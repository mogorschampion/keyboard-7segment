==> flow/design.v <==
`timescale 1ns / 1ps
module SevenSegFourDigwithEnable(clk, rst, in, sevenSeg, anode);
input clk, rst;
input [19:0] in;
output [7:0] sevenSeg;
output reg [3:0] anode;
parameter SCWIDTH = 15;
reg [SCWIDTH:0] cnt, cntNext;
reg [4:0] inOneDig;
SevenSegOneDigwithEnable inst0(.in(inOneDig), .sevenSeg(sevenSeg));
always@(posedge clk) begin
	cnt <= cntNext;
end
always@(*) begin
	if(rst) begin
		cntNext = 0;
		anode = 4'b1111;
		inOneDig = 5'b11111;
	end else begin
		cntNext = cnt + 1;
		case(cnt[SCWIDTH:SCWIDTH-1])
			2'b00:begin
				inOneDig = in[19:15];
				anode = 4'b0111;
			end
			2'b01:begin
				inOneDig = in[14:10];
				anode = 4'b1011;
			end
			2'b10:begin
				inOneDig = in[9:5];
				anode = 4'b1101;
			end
			2'b11:begin
				inOneDig = in[4:0];
				anode = 4'b1110;
			end
		endcase
	end
end
endmodule
module SevenSegOneDigwithEnable(in, sevenSeg);
input [4:0] in;
output reg [7:0] sevenSeg;
always@(*) begin
	if(in[4])
		sevenSeg = 8'b11111111;         
	else begin
		case(in[3:0])
			0:  sevenSeg = 8'b00000011;   
			1:  sevenSeg = 8'b10011111;   
			2:  sevenSeg = 8'b00100101;   
			3:  sevenSeg = 8'b00001101;   
			4:  sevenSeg = 8'b10011001;   
			5:  sevenSeg = 8'b01001001;   
			6:  sevenSeg = 8'b01000001;   
			7:  sevenSeg = 8'b00011111;   
			8:  sevenSeg = 8'b00000001;   
			9:  sevenSeg = 8'b00001001;   
			10: sevenSeg = 8'b00010001;   
			11: sevenSeg = 8'b11000001;   
			12: sevenSeg = 8'b01100011;   
			13: sevenSeg = 8'b10000101;   
			14: sevenSeg = 8'b01100001;   
			15: sevenSeg = 8'b01110001;   
		endcase
	end
end
endmodule
module key2Binary
   (
    input wire [7:0] key_code,
    output reg [4:0] binary
   );
always @*
   case(key_code)
       8'h45: binary = 0;    
       8'h16: binary = 1;    
       8'h1e: binary = 2;    
       8'h26: binary = 3;    
       8'h25: binary = 4;    
       8'h2e: binary = 5;    
       8'h36: binary = 6;    
       8'h3d: binary = 7;    
       8'h3e: binary = 8;    
       8'h46: binary = 9;    
       8'h1c: binary = 10;    
       8'h32: binary = 11;    
       8'h21: binary = 12;    
       8'h23: binary = 13;    
       8'h24: binary = 14;    
       8'h2b: binary = 15;    
       default: binary = 16;  
    endcase
endmodule
module keyBoardApp(clk, rst, ps2d, ps2c, sevenSeg, anode);
input clk, rst;
input ps2d, ps2c;
output [7:0] sevenSeg;
output [3:0] anode;
wire rx_done_tick;
wire [7:0] rx_data;
wire [19:0] sevenIn;
ps2_rx ps2_rx(.clk(clk), .rst(rst), .ps2d(ps2d), .ps2c(ps2c), .rx_en(1'b1), .rx_done_tick(rx_done_tick), .dout(rx_data));
SevenSegFourDigwithEnable SevenSegFourDigwithEnable(.clk(clk), .rst(rst), .in(sevenIn), .sevenSeg(sevenSeg), .anode(anode));
keyBoardCore keyBoardCore(.clk(clk), .rst(rst), .rx_done_tick(rx_done_tick), .rx_data(rx_data), .sevenOut(sevenIn));
endmodule
module keyBoardCore(clk, rst, rx_done_tick, rx_data, sevenOut 
    );
input clk, rst;
input rx_done_tick;
input [7:0] rx_data;
output reg [19:0] sevenOut;
wire [4:0] binary_data;
reg [4:0] binary_input, binary_inputNext;
reg [19:0] sevenOut_Next;
reg [2:0]state, stateNext;
reg [2:0]cnt, cntNext;
key2Binary key2Binary(.key_code(rx_data), .binary(binary_data));
always @(posedge clk) begin
	state <= stateNext;
	sevenOut <= sevenOut_Next;
	cnt <= cntNext;
	binary_input <= binary_inputNext;
end
always @(*) begin
	stateNext = state;
	cntNext = cnt;
	binary_inputNext = binary_input;
	sevenOut_Next = sevenOut;
	if(rst) begin
		stateNext = 0;
		sevenOut_Next = 0;
		cntNext = 0;
	end 
	else begin
		case (state)
			0: begin 
				if(~(rx_done_tick)) begin
					stateNext = 0;
				end
				else begin
					if(rx_data == 8'hF0)begin
						stateNext=1;
						cntNext = 1;
					end else begin
						stateNext = 0;
					end
				end
			end
			1:begin
				if(rx_done_tick) begin
					stateNext = 0;
					binary_inputNext = binary_data;
					cntNext = 2;
				end
				else begin
					stateNext = 1;
				end
			end
		endcase
		if (cnt == 2)begin
			sevenOut_Next = {binary_input, sevenOut[19:5]};
			cntNext = 0;
		end
	end
end
endmodule
`timescale 1ns / 1ps
module ps2_rx
(
	input wire clk, rst,
	input wire ps2d, ps2c, rx_en,
	output reg rx_done_tick,
	output wire [7:0] dout
) ;
	localparam [1:0]
	idle = 2 'b00,
	dps = 2'b01,
	load = 2'b10;
	reg [1 : 0] state_reg , state_next ;
	reg [7:0] filter_reg;
	wire [7:0] filter_next ;
	reg f_ps2c_reg ;
	wire f_ps2c_next ;
	reg [3:0] n_reg , n_next ;
	reg [10:0] b_reg, b_next;
	wire fall_edge ;
always @ ( posedge clk , posedge rst )
	if (rst)
	begin
		filter_reg <= 0 ;
		f_ps2c_reg <= 0;
	end
	else
	begin
		filter_reg <= filter_next ;
		f_ps2c_reg <= f_ps2c_next ;
	end
	assign filter_next = {ps2c, filter_reg [7:1]};
	assign f_ps2c_next = (filter_reg==8'b11111111) ? 1'b1 :
								(filter_reg==8'b00000000) ? 1'b0 :
								f_ps2c_reg;
	assign fall_edge = f_ps2c_reg & ~f_ps2c_next ;
always @ ( posedge clk , posedge rst )
	if (rst)
	begin
		state_reg <= idle;
		n_reg <= 0;
		b_reg <= 0;
	end
	else
	begin
		state_reg <= state_next ;
		n_reg <= n_next;
		b_reg <= b_next;
	end
always @*
	begin
		state_next = state_reg;
		rx_done_tick = 1'b0;
		n_next = n_reg;
		b_next = b_reg;
		case (state_reg)
			idle :
				if (fall_edge & rx_en)
				begin
					b_next = {ps2d, b_reg [10:1]} ;
					n_next = 4'b1001;
					state_next = dps;
				end
			dps:  
				if (fall_edge)
				begin
					b_next = { ps2d , b_reg [10:1]} ;
					if (n_reg==0)
						state_next = load ;
					else
						n_next = n_reg - 1 ;
				end
			load :  
				begin
				state_next = idle ;
				rx_done_tick = 1'b1 ;
				end
		endcase
	end
	assign dout = b_reg [8:1] ;  
endmodule
# Step by step through the tools: keyBoardApp
# The steps from the RTL of keyBoardApp to its reports follow in flow order.
# Lines are those of the file above, counted from 1.
# Operators carry their Yosys type and port widths (W data, S select, Z words).
# Cell names lack the library's common part.
# Not given: -
dict set report setup {
  design {keyBoardApp}
  clock {clk}
  cell_library {sky130hd}
  corner {tt_025C_1v80}
}

# Word-level counts
# Source: Yosys, flattened and elaborated, memories not mapped. Widths are those after wreduce. Registers that Yosys merges into a memory's read port (data or address) are not register bits. Print and check cells do not count.
# Yosys's memory passes give these memory sizes; they may raise the number of words (mostly to a power of two), join words into wider ones and drop unused or constant bits.
dict set report bits {
  out_inout_bits 12
  elab_cells 91
  rom_bits 112
  regBits 73
  inputBits 4
  n_memories 1
}
# memory size width read_ports wr line
set mem_list {}
lappend mem_list {{(no name shown)} 16 7 1 0 49} ;# case(in[3:0])
dict set report op_classes {
  n_reduce_logical 15
  equal 33
  n_mux 27
  add_sub_neg 2
  bitwise 3
}
# operator count
set op_table {}
lappend op_table {{$eq A8 B6 Y1 const B} 11}
lappend op_table {{$pmux W5 S16} 1}
lappend op_table {{$eq A8 B5 Y1 const B} 3}
lappend op_table {{$mux W11} 2}
lappend op_table {{$pmux W5 S4} 1}
lappend op_table {{$add A16 B1 Y16 const B} 1}
lappend op_table {{$eq A8 B7 Y1 const B} 2}
lappend op_table {{$eq A8 B8 Y1 const B} 2}
lappend op_table {{$pmux W4 S4} 1}
lappend op_table {{$mux W4} 4}
lappend op_table {{$ne A2 B1 Y1 const B} 7}
lappend op_table {{$reduce_and A4 Y1} 3}
lappend op_table {{$pmux W3 S2} 2}
lappend op_table {{$mux W3} 4}
lappend op_table {{$logic_not A8 Y1} 1}
lappend op_table {{$pmux W4 S2} 1}
lappend op_table {{$mux W8} 1}
lappend op_table {{$eq A2 B2 Y1 const B} 3}
lappend op_table {{$pmux W2 S3} 1}
lappend op_table {{$mux W2} 3}
lappend op_table {{$mux W5} 1}
lappend op_table {{$mux W1} 5}
lappend op_table {{$eq A2 B1 Y1 const B} 2}
lappend op_table {{$logic_not A2 Y1} 2}
lappend op_table {{$reduce_bool A2 Y1} 2}
lappend op_table {{$reduce_or A2 Y1} 2}
lappend op_table {{$sub A4 B1 Y4 const B} 1}
lappend op_table {{$logic_not A4 Y1} 1}
# Not listed: further kinds 9, cells in them 10.

# Depth
# Depth = most cells in a row (Yosys ltp): at word level without a register or memory, in the mapped netlist without a sequential cell, where the memories' decode and read muxes count.
dict set report logic_depth {
  ltp_word 7
  ABC_AREA 0
  depth_mapped 9
  depth_no_buf 7
}

# Netlist
# Yosys stat after the flow's synthesis: flattened, memories mapped to cells. It holds for the ABC_AREA given above (unset counts as 0); a run with the other value may have another netlist.
dict set report synth_totals {
  sequential_area_um2 1622.8
  mapped_area_um2 3459.6
  buf_cells 23
  cells 366
  ffs 72
}
# cell count type_area_um2
set by_type {}
lappend by_type {dfxtp_1 41 820.787}
lappend by_type {dfrtp_1 25 625.6}
lappend by_type {mux2i_1 31 310.298}
lappend by_type {nand2_1 54 202.694}
lappend by_type {nor2_1 46 172.666}
lappend by_type {edfxtp_1 5 150.144}
lappend by_type {ha_1 8 100.096}
lappend by_type {xor2_1 10 87.584}
lappend by_type {o21ai_0 14 70.067}
lappend by_type {nand3_1 11 55.053}
lappend by_type {mux4_2 2 45.043}
lappend by_type {xnor2_1 5 43.792}
lappend by_type {clkbuf_1 11 41.29}
lappend by_type {nand2b_1 6 37.536}
lappend by_type {nand4_1 6 37.536}
lappend by_type {and3_1 5 31.28}
lappend by_type {nor4_1 5 31.28}
lappend by_type {or3_1 5 31.28}
# Not listed: further types 38, cells in them 76.
# By module: a second synthesis without flattening, with its own total; a netlist apart from the flattened one above.
dict set report unflattened {
  hier_cells 378
  area_unflattened_um2 3913.8
}
# Each row is one instance without its submodules.
# module area_um2 cells seq_area_um2 instances
set by_module {}
lappend by_module {ps2_rx 1142.3 83 651.9 1}
lappend by_module {keyBoardCore 1071.0 95 650.6 1}
lappend by_module {SevenSegFourDigwithEnable 888.4 95 320.3 1}
lappend by_module {key2Binary 503.0 66 0.0 1}
lappend by_module {SevenSegOneDigwithEnable 305.3 38 0.0 1}
lappend by_module {keyBoardApp 3.8 1 0.0 1}

# Path before layout
# Source: OpenSTA report_checks on the synthesized netlist (no wires, ideal clock, input and output delay 20% of the period each), path of least setup slack; recovery checks are left aside. Register names are those of the netlist, which keeps one name where synthesis merged equal registers.
dict set report synth_timing {
  path_type {input port to output port}
  start {input rst}
  end {output sevenSeg[6]}
  t_arrival_ns 2.100
  t_required_ns 2.448
  slack_ns 0.348
  in_delay_ns 0.612
  launch_ns 0.612
  tclk_ns 3.06
  out_delay_ns 0.612
  stages 8
  delay_ns 1.488
  path_buffers 1
  period_less_setup_slack_ns 2.712
}
# "delay_ns" is the arrival time less input delay plus setup time.
# At an output port there is no setup time.
# "stages": output pins that drive a net of the path, with the launching flip-flop's if there is one; two outputs of one cell count as two.
# "period_less_setup_slack_ns" = period - worst setup slack (recovery checks aside). The figure is calculated, with input and output delays left at 20% of the set period.
# The rows between start and end are the longest chain of elaborated cells between them; the timing report does not say that the signal goes this way. Where chains are equally long, one stands for them.
# A line is the first line of the expression or statement that the cell stems from. Yosys adds cells for indexed reads and writes and turns some case tables into memories.
# The chain passes a memory read, where the word-level depth is cut; so it can be longer than that depth.
dict set report synth_between {
  path_cell_list {buf_2 > nor2_1 > a22oi_1 > inv_1 > ha_1 > nand2_1 > o21ai_1 > a211o_1}
  elab_chain_cells 3
  cone_cells 3
  lines_between 3
  classes_between {2 x mux; 1 x memory}
}
# item line
set synth_lines {}
lappend synth_lines {{start, declared} 97} ;# input clk, rst;
lappend synth_lines {{$mux W5} 15} ;# if(rst) begin
lappend synth_lines {{$mem_v2 Z16 W7} 49} ;# case(in[3:0])
lappend synth_lines {{$mux W8} 46} ;# if(in[4])
lappend synth_lines {{end, declared} 99} ;# output [7:0] sevenSeg;

# Path in the finished layout
# Path of least setup slack in the final report of flow run 1 (OpenROAD, finished layout, wires in). Where an end is a register, its clock arrival counts in the times.
dict set report layout_timing {
  path_type {input port to output port}
  start {input rst}
  end {output sevenSeg[4]}
  path_buffers 2
  stages 9
  t_required_ns 3.51
  launch_ns 0.88
  t_arrival_ns 2.92
  out_delay_ns 0.88
  slack_ns 0.60
  tclk_ns 4.39
  in_delay_ns 0.88
}
# The rows between start and end are the longest chain of elaborated cells between them; the timing report does not say that the signal goes this way. Where chains are equally long, one stands for them.
# The chain passes a memory read, where the word-level depth is cut; so it can be longer than that depth.
dict set report layout_between {
  path_cell_list {clkdlybuf4s15_2 > nor2b_4 > a22oi_2 > inv_2 > ha_1 > mux2i_1 > mux2_2 > nand2_1 > clkdlybuf4s50_1}
  elab_chain_cells 3
  cone_cells 3
  lines_between 3
  classes_between {2 x mux; 1 x memory}
}
# item line
set layout_lines {}
lappend layout_lines {{start, declared} 97} ;# input clk, rst;
lappend layout_lines {{$mux W5} 15} ;# if(rst) begin
lappend layout_lines {{$mem_v2 Z16 W7} 49} ;# case(in[3:0])
lappend layout_lines {{$mux W8} 46} ;# if(in[4])
lappend layout_lines {{end, declared} 99} ;# output [7:0] sevenSeg;

# Stored flow runs of keyBoardApp (2 of them; Yosys, OpenROAD, sky130hd). They differ in their settings and are not a sequence. Constraints: input delay and output delay 20% of the set period each, output load 0.01 pF.
# "achievedPeriod_ns" is the run's clock period less its worst setup slack. It is reckoned from that one timing run; input and output delays stay at 20% of the period that was set.
# "worst_path_time_ns" is the time allowed to the run's worst setup path (the clock period less input and output delay, where it has them) less its slack. Clock arrival times count: a late capture clock shortens it, a late launch clock lengthens it.
run="flow run 1" settings period_ns=4.39 CORE_UTILIZATION=44 SETUP_SLACK_MARGIN=0.74 PLACE_DENSITY_LB_ADDON=0.13 CELL_PAD_IN_SITES_DETAIL_PLACEMENT=2 TNS_END_PERCENT=5 ABC_AREA=0 GPL_TIMING_DRIVEN=1 SLEW_MARGIN=40 MIN_ROUTING_LAYER="met1" CAP_MARGIN=20 CORE_MARGIN=2
run="flow run 1" results synth_chip_area_um2=3459.6 die_footprint_um2=8587.7 layout_utilization_pct=51.3 ws_setup_ns=0.595 final_hold_ws_ns=0.405 achievedPeriod_ns=3.795 worst_path_time_ns=2.04 critical_path_type="input port to output port"
run="flow run 2" settings period_ns=3.81 CORE_UTILIZATION=68 SETUP_SLACK_MARGIN=-0.31 CELL_PAD_IN_SITES_DETAIL_PLACEMENT=1 CTS_CLUSTER_SIZE=25 CTS_CLUSTER_DIAMETER=129 MIN_ROUTING_LAYER="met1" MAX_ROUTING_LAYER="met5" CAP_MARGIN=20 CORE_MARGIN=2 SLEW_MARGIN=20
run="flow run 2" outcome="stopped before the end: placement reported DPL-0033"
